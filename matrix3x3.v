==> flow/design.v <==
`timescale 1ns / 1ps
module matrix_multiplier (
    input clk,
    input reset,
    input start,
    input [7:0] in,
    output reg [15:0] o, 
    output reg done
);
 localparam
        IDLE = 2'b00,
        LOAD = 2'b01,
        CALC = 2'b10,
        DONE = 2'b11;
    reg [1:0] state, next_state;
    reg [4:0] count;
    reg [7:0] a[8:0];
    reg [7:0] b[8:0];
    reg [15:0] c[8:0]; 
    integer i, j, k;
    always @(posedge clk or posedge reset) begin
        if (reset) 
            state <= IDLE;
        else 
            state <= next_state;
    end
    always @* begin
        case (state)
            IDLE: begin
                if (start == 0)
                    next_state = IDLE;
                else
                    next_state = LOAD;
            end
            LOAD: begin
                if (count < 18)
                    next_state = LOAD;
                else
                    next_state = CALC;
            end
            CALC: begin
                next_state = DONE;
            end
            DONE: begin
                if (count < 9)
                    next_state = DONE;
                else
                    next_state = IDLE;
            end
            default: next_state = IDLE;
        endcase
    end
    always @(posedge clk or posedge reset) begin
        if (reset) begin
            done <= 0;
            count <= 0;
            o <= 0;
            for (i = 0; i < 9; i = i + 1) begin
                a[i] <= 0;
                b[i] <= 0;
                c[i] <= 0;
            end
        end else begin
            case (state)
                IDLE: begin
                    done <= 0;
                    count <= 0;
                    o <= 0;
                end
                LOAD: begin
                    if (count < 9) begin
                        a[count] <= in;
                    end else begin
                        b[count - 9] <= in;
                    end
                    count <= count + 1;
                end
                CALC: begin
                    for (i = 0; i < 3; i = i + 1) begin
                        for (j = 0; j < 3; j = j + 1) begin
                            c[i * 3 + j] = 0;
                            for (k = 0; k < 3; k = k + 1) begin
                                c[i * 3 + j] = c[i * 3 + j] + (a[i * 3 + k] * b[k * 3 + j]);
                            end
                        end
                    end
                    count <= 0;
                end
                DONE: begin
                    o <= c[count];
                    count <= count + 1;
                    if (count >= 8) begin
                        done <= 1;
                    end
                end
                default: begin
                    done <= 0;
                end
            endcase
        end
    end
endmodule
Step by step through the tools: matrix_multiplier
The steps from the RTL of matrix_multiplier to its reports follow in flow order.
Line numbers count from 1 in the design file above.
Operators carry their Yosys type and port widths (W data, S select, Z words).
Cell names lack the library's common part.
{"block": "inputs", "top_module": "matrix_multiplier", "clock": "clk", "cell_library": "sky130hd", "lib_corner": "tt_025C_1v80"}

Word-level counts
Yosys after proc, flatten, opt, wreduce and memory -nomap, before mapping. Print and check cells are not counted. Equal cells are merged and count once.
{"block": "op_classes", "n_mul": 27, "bitwise": 1, "n_addsub": 20, "mux": 18, "eq_ne": 20, "cmp": 3, "reduce_and_logical": 26}
{"block": "op_table", "op": "$mul A8 B8 Y16", "count": 27}
{"block": "op_table", "op": "$add A16 B16 Y16", "count": 18}
{"block": "op_table", "op": "$pmux W16 S9", "count": 1}
{"block": "op_table", "op": "$mux W16", "count": 9}
{"block": "op_table", "op": "$reduce_and A3 Y1", "count": 18}
{"block": "op_table", "op": "$eq A4 B3 Y1 const B", "count": 8}
{"block": "op_table", "op": "$pmux W16 S2", "count": 1}
{"block": "op_table", "op": "$eq A4 B2 Y1 const B", "count": 4}
{"block": "op_table", "op": "$pmux W5 S2", "count": 1}
{"block": "op_table", "op": "$eq A4 B1 Y1 const B", "count": 2}
{"block": "op_table", "op": "$eq A4 B4 Y1 const B", "count": 2}
{"block": "op_table", "op": "$logic_not A4 Y1", "count": 2}
{"block": "op_table", "op": "$pmux W2 S4", "count": 1}
{"block": "op_table", "op": "$add A5 B1 Y5 const B", "count": 1}
{"block": "op_table", "op": "$ge A5 B4 Y1 const B", "count": 1}
{"block": "op_table", "op": "$lt A5 B4 Y1 const B", "count": 1}
{"block": "op_table", "op": "$lt A5 B5 Y1 const B", "count": 1}
{"block": "op_table", "op": "$eq A2 B2 Y1 const B", "count": 2}
{"block": "op_table", "op": "$reduce_or A2 Y1", "count": 2}
{"block": "op_table", "op": "$sub A4 B4 Y4 const B", "count": 1}
{"block": "op_table", "op": "$mux W2", "count": 2}
{"block": "op_table", "op": "$reduce_or A3 Y1", "count": 1}
{"block": "op_table", "op": "$eq A2 B1 Y1 const B", "count": 1}
{"block": "op_table", "op": "$ne A2 B2 Y1 const B", "count": 1}
{"block": "op_table", "op": "$logic_not A2 Y1", "count": 1}
{"block": "op_table", "op": "$reduce_and A2 Y1", "count": 1}
{"block": "op_table", "op": "$reduce_bool A2 Y1", "count": 1}
{"block": "op_table", "op": "$pmux W1 S2", "count": 1}
Not listed: further kinds 2, cells in them 3.
{"block": "bits", "reg_bits": 312, "elab_cells": 146, "out_inout_bits": 17, "in_bits": 11}

Longest topological paths
Yosys ltp: most cells in a row. Word level: on the elaborated netlist, between registers, memories and ports. Mapped: between sequential cells and ports; inverters and the memories' decode and read muxes count.
{"block": "depth", "word_depth": 4, "abc_area": 0, "ltp_mapped": 23}

Mapped cells and area
Yosys stat after the flow's synthesis: flattened, memories mapped to cells. It holds for the ABC_AREA given above (unset counts as 0); a run with the other value may have another netlist.
{"block": "types", "cell": "fa_1", "count": 1422, "type_area_um2": 2.85E+04}
{"block": "types", "cell": "ha_1", "count": 825, "type_area_um2": 10322.4}
{"block": "types", "cell": "dfrtp_1", "count": 313, "type_area_um2": 7.83E+03}
{"block": "types", "cell": "inv_1", "count": 2005, "type_area_um2": 7.53E+03}
{"block": "types", "cell": "and2_1", "count": 1161, "type_area_um2": 7.26E+03}
{"block": "types", "cell": "nand2_1", "count": 808, "type_area_um2": 3.03E+03}
{"block": "types", "cell": "mux2_2", "count": 158, "type_area_um2": 1.78E+03}
{"block": "types", "cell": "clkbuf_1", "count": 317, "type_area_um2": 1.19E+03}
{"block": "types", "cell": "xnor2_1", "count": 85, "type_area_um2": 744.464}
{"block": "types", "cell": "o21ai_0", "count": 116, "type_area_um2": 580.557}
{"block": "types", "cell": "a21oi_1", "count": 98, "type_area_um2": 490.47}
{"block": "types", "cell": "xor2_1", "count": 49, "type_area_um2": 429.162}
{"block": "types", "cell": "a21o_1", "count": 41, "type_area_um2": 307.795}
{"block": "types", "cell": "o21a_1", "count": 34, "type_area_um2": 255.245}
{"block": "types", "cell": "nor2_1", "count": 66, "type_area_um2": 247.738}
{"block": "types", "cell": "a31oi_1", "count": 33, "type_area_um2": 206.448}
{"block": "types", "cell": "a211oi_1", "count": 22, "type_area_um2": 165.158}
{"block": "types", "cell": "o31ai_1", "count": 19, "type_area_um2": 142.637}
Other cell types: 57; their cells: 291.
{"block": "mapped", "mapped_cells": 7863, "synth_area_um2": 73136.4, "flip_flops": 314}

Path before layout
Source: OpenSTA report_checks on the synthesized netlist (no wires, ideal clock, input and output delay 20% of the period each), path of least setup slack; recovery checks are left aside. Register names are those of the netlist, which keeps one name where synthesis merged equal registers.
{"block": "synth_timing", "kind": "register to register", "from": "register a[3][5]", "to": "register c[3][15]", "launch_ns": 0.000, "path_buffers": 1, "clock_period_ns": 8.72, "t_required_ns": 8.589, "path_stages": 21, "slack_ns": 2.708, "arrival_ns": 5.881, "delay_ns": 6.012, "setup_time_ns": 0.131, "period_less_setup_slack_ns": 6.012}
"delay_ns" = arrival - input delay + setup time.
"path_stages" counts driving pins, that of a launching flip-flop among them; a cell with two outputs on the path counts twice.
"period_less_setup_slack_ns" is the clock period less the worst setup slack; recovery checks do not enter. This is arithmetic on one report: input and output delays are still those of the set period (20% each).
The rows between start and end are the longest chain of elaborated cells between them; the timing report does not say that the signal goes this way. Where chains are equally long, one stands for them.
Each line given opens the expression or statement behind the cell; cells for indexed reads and writes are added by Yosys, which also makes memories of some case tables.
A register here has more assigning lines than the two given.
{"block": "synth_between", "cell_sequence": "dfrtp_1 clkbuf_1 and2_1 fa_1 inv_1 fa_1 fa_1 fa_1 inv_1 fa_1 fa_1 inv_1 fa_1 inv_1 ha_1 nor2b_1 o31a_1 or4_1 and2_1 o2111ai_1 nand3_1", "elab_chain_len": 4, "cells_between": 4}
{"block": "synth_lines", "item": "start: declaration", "line": 17, "source": "reg [7:0] a[8:0];"}
{"block": "synth_lines", "item": "start: assignment", "line": 59, "source": "a[i] <= 0;"}
{"block": "synth_lines", "item": "start: assignment", "line": 72, "source": "a[count] <= in;"}
{"block": "synth_lines", "item": "$mul A8 B8 Y16", "line": 83, "source": "c[i * 3 + j] = c[i * 3 + j] + (a[i * 3 + k] * b[k * 3 + j]);"}
{"block": "synth_lines", "item": "$add A16 B16 Y16 (2 in a row)", "line": 83}
{"block": "synth_lines", "item": "$mux W16", "line": 64, "source": "case (state)"}
{"block": "synth_lines", "item": "end: assignment", "line": 61, "source": "c[i] <= 0;"}
{"block": "synth_lines", "item": "end: assignment", "line": 83}
{"block": "synth_lines", "item": "end: declaration", "line": 19, "source": "reg [15:0] c[8:0];"}

Timing after layout
From the final timing report of flow run A: the path of least setup slack in the routed layout; clock arrival at registers is part of the times.
{"block": "layout_timing", "kind": "register to register", "from": "register b[0][0]", "to": "register c[0][15]", "arrival_ns": 6.76, "path_stages": 23, "clock_period_ns": 4.66, "setup_time_ns": 0.08, "slack_ns": -1.51, "launch_ns": 0.71, "path_buffers": 3, "t_required_ns": 5.24}
The rows between start and end are the longest chain of elaborated cells between them; the timing report does not say that the signal goes this way. Where chains are equally long, one stands for them.
A register here has more assigning lines than the two given.
Where a signal picks the word or bit written, the line may be left out of the assigning lines.
{"block": "layout_between", "cell_sequence": "dfrtp_1 buf_12 buf_12 and2_4 fa_1 inv_2 fa_1 fa_1 inv_1 fa_1 fa_1 fa_1 inv_2 fa_1 inv_2 ha_4 nor2b_4 o31a_1 o41ai_4 buf_4 o21ai_2 and3_1 o31ai_2", "elab_chain_len": 4, "cells_between": 4}
{"block": "layout_lines", "item": "start: declaration", "line": 18, "source": "reg [7:0] b[8:0];"}
{"block": "layout_lines", "item": "start: assignment", "line": 60, "source": "b[i] <= 0;"}
{"block": "layout_lines", "item": "$mul A8 B8 Y16", "line": 83, "source": "c[i * 3 + j] = c[i * 3 + j] + (a[i * 3 + k] * b[k * 3 + j]);"}
{"block": "layout_lines", "item": "$add A16 B16 Y16 (2 in a row)", "line": 83}
{"block": "layout_lines", "item": "$mux W16", "line": 64, "source": "case (state)"}
{"block": "layout_lines", "item": "end: assignment", "line": 61, "source": "c[i] <= 0;"}
{"block": "layout_lines", "item": "end: assignment", "line": 83}
{"block": "layout_lines", "item": "end: declaration", "line": 19, "source": "reg [15:0] c[8:0];"}

Ticket comment

Measured results for matrix_multiplier: 2 stored runs of the Yosys and OpenROAD flow on sky130hd. The settings differ; the order carries no meaning. The constraints put input and output delay at 20% of the set period each and load the outputs with 0.01 pF.
By "clock_period_reached_ns" is meant the clock period of the run minus its worst setup slack. This is arithmetic on one report: input and output delays are still those of the set period (20% each).
By "timing.worst_path_ns" is meant the share of the clock period that the worst setup path is allowed (20% is reserved at inputs, 20% at outputs), minus its slack. Clock arrival times at its registers enter into it.

{"run": "flow run A", "settings": { "period_ns": 4.66, "CORE_UTILIZATION": 20, "SETUP_SLACK_MARGIN": 0.13, "PLACE_DENSITY_LB_ADDON": 0.17, "CORE_ASPECT_RATIO": 1.11, "CORE_MARGIN": 6, "CAP_MARGIN": 5, "SLEW_MARGIN": 20 }, "results": { "setup_ws_ns": -1.511, "post_synth_area_um2": 73136.4, "clock_period_reached_ns": 6.171, "timing.worst_path_ns": 6.17, "timing.worst_path_kind": "register to register", "fin_util_frac": 0.262, "total_die_area_um2": 380359.0, "hold_worst_slack_ns": 0.427 }}
{"run": "flow run B", "settings": { "period_ns": 6.77, "CORE_UTILIZATION": 61, "SETUP_SLACK_MARGIN": -0.26, "PLACE_DENSITY": 0.85, "CELL_PAD_IN_SITES_DETAIL_PLACEMENT": 2, "ABC_AREA": 0, "GPL_TIMING_DRIVEN": 0, "CAP_MARGIN": 15, "CORE_MARGIN": 2, "SLEW_MARGIN": 20 }, "outcome": "did not finish, placement stopped with DPL-0033"}
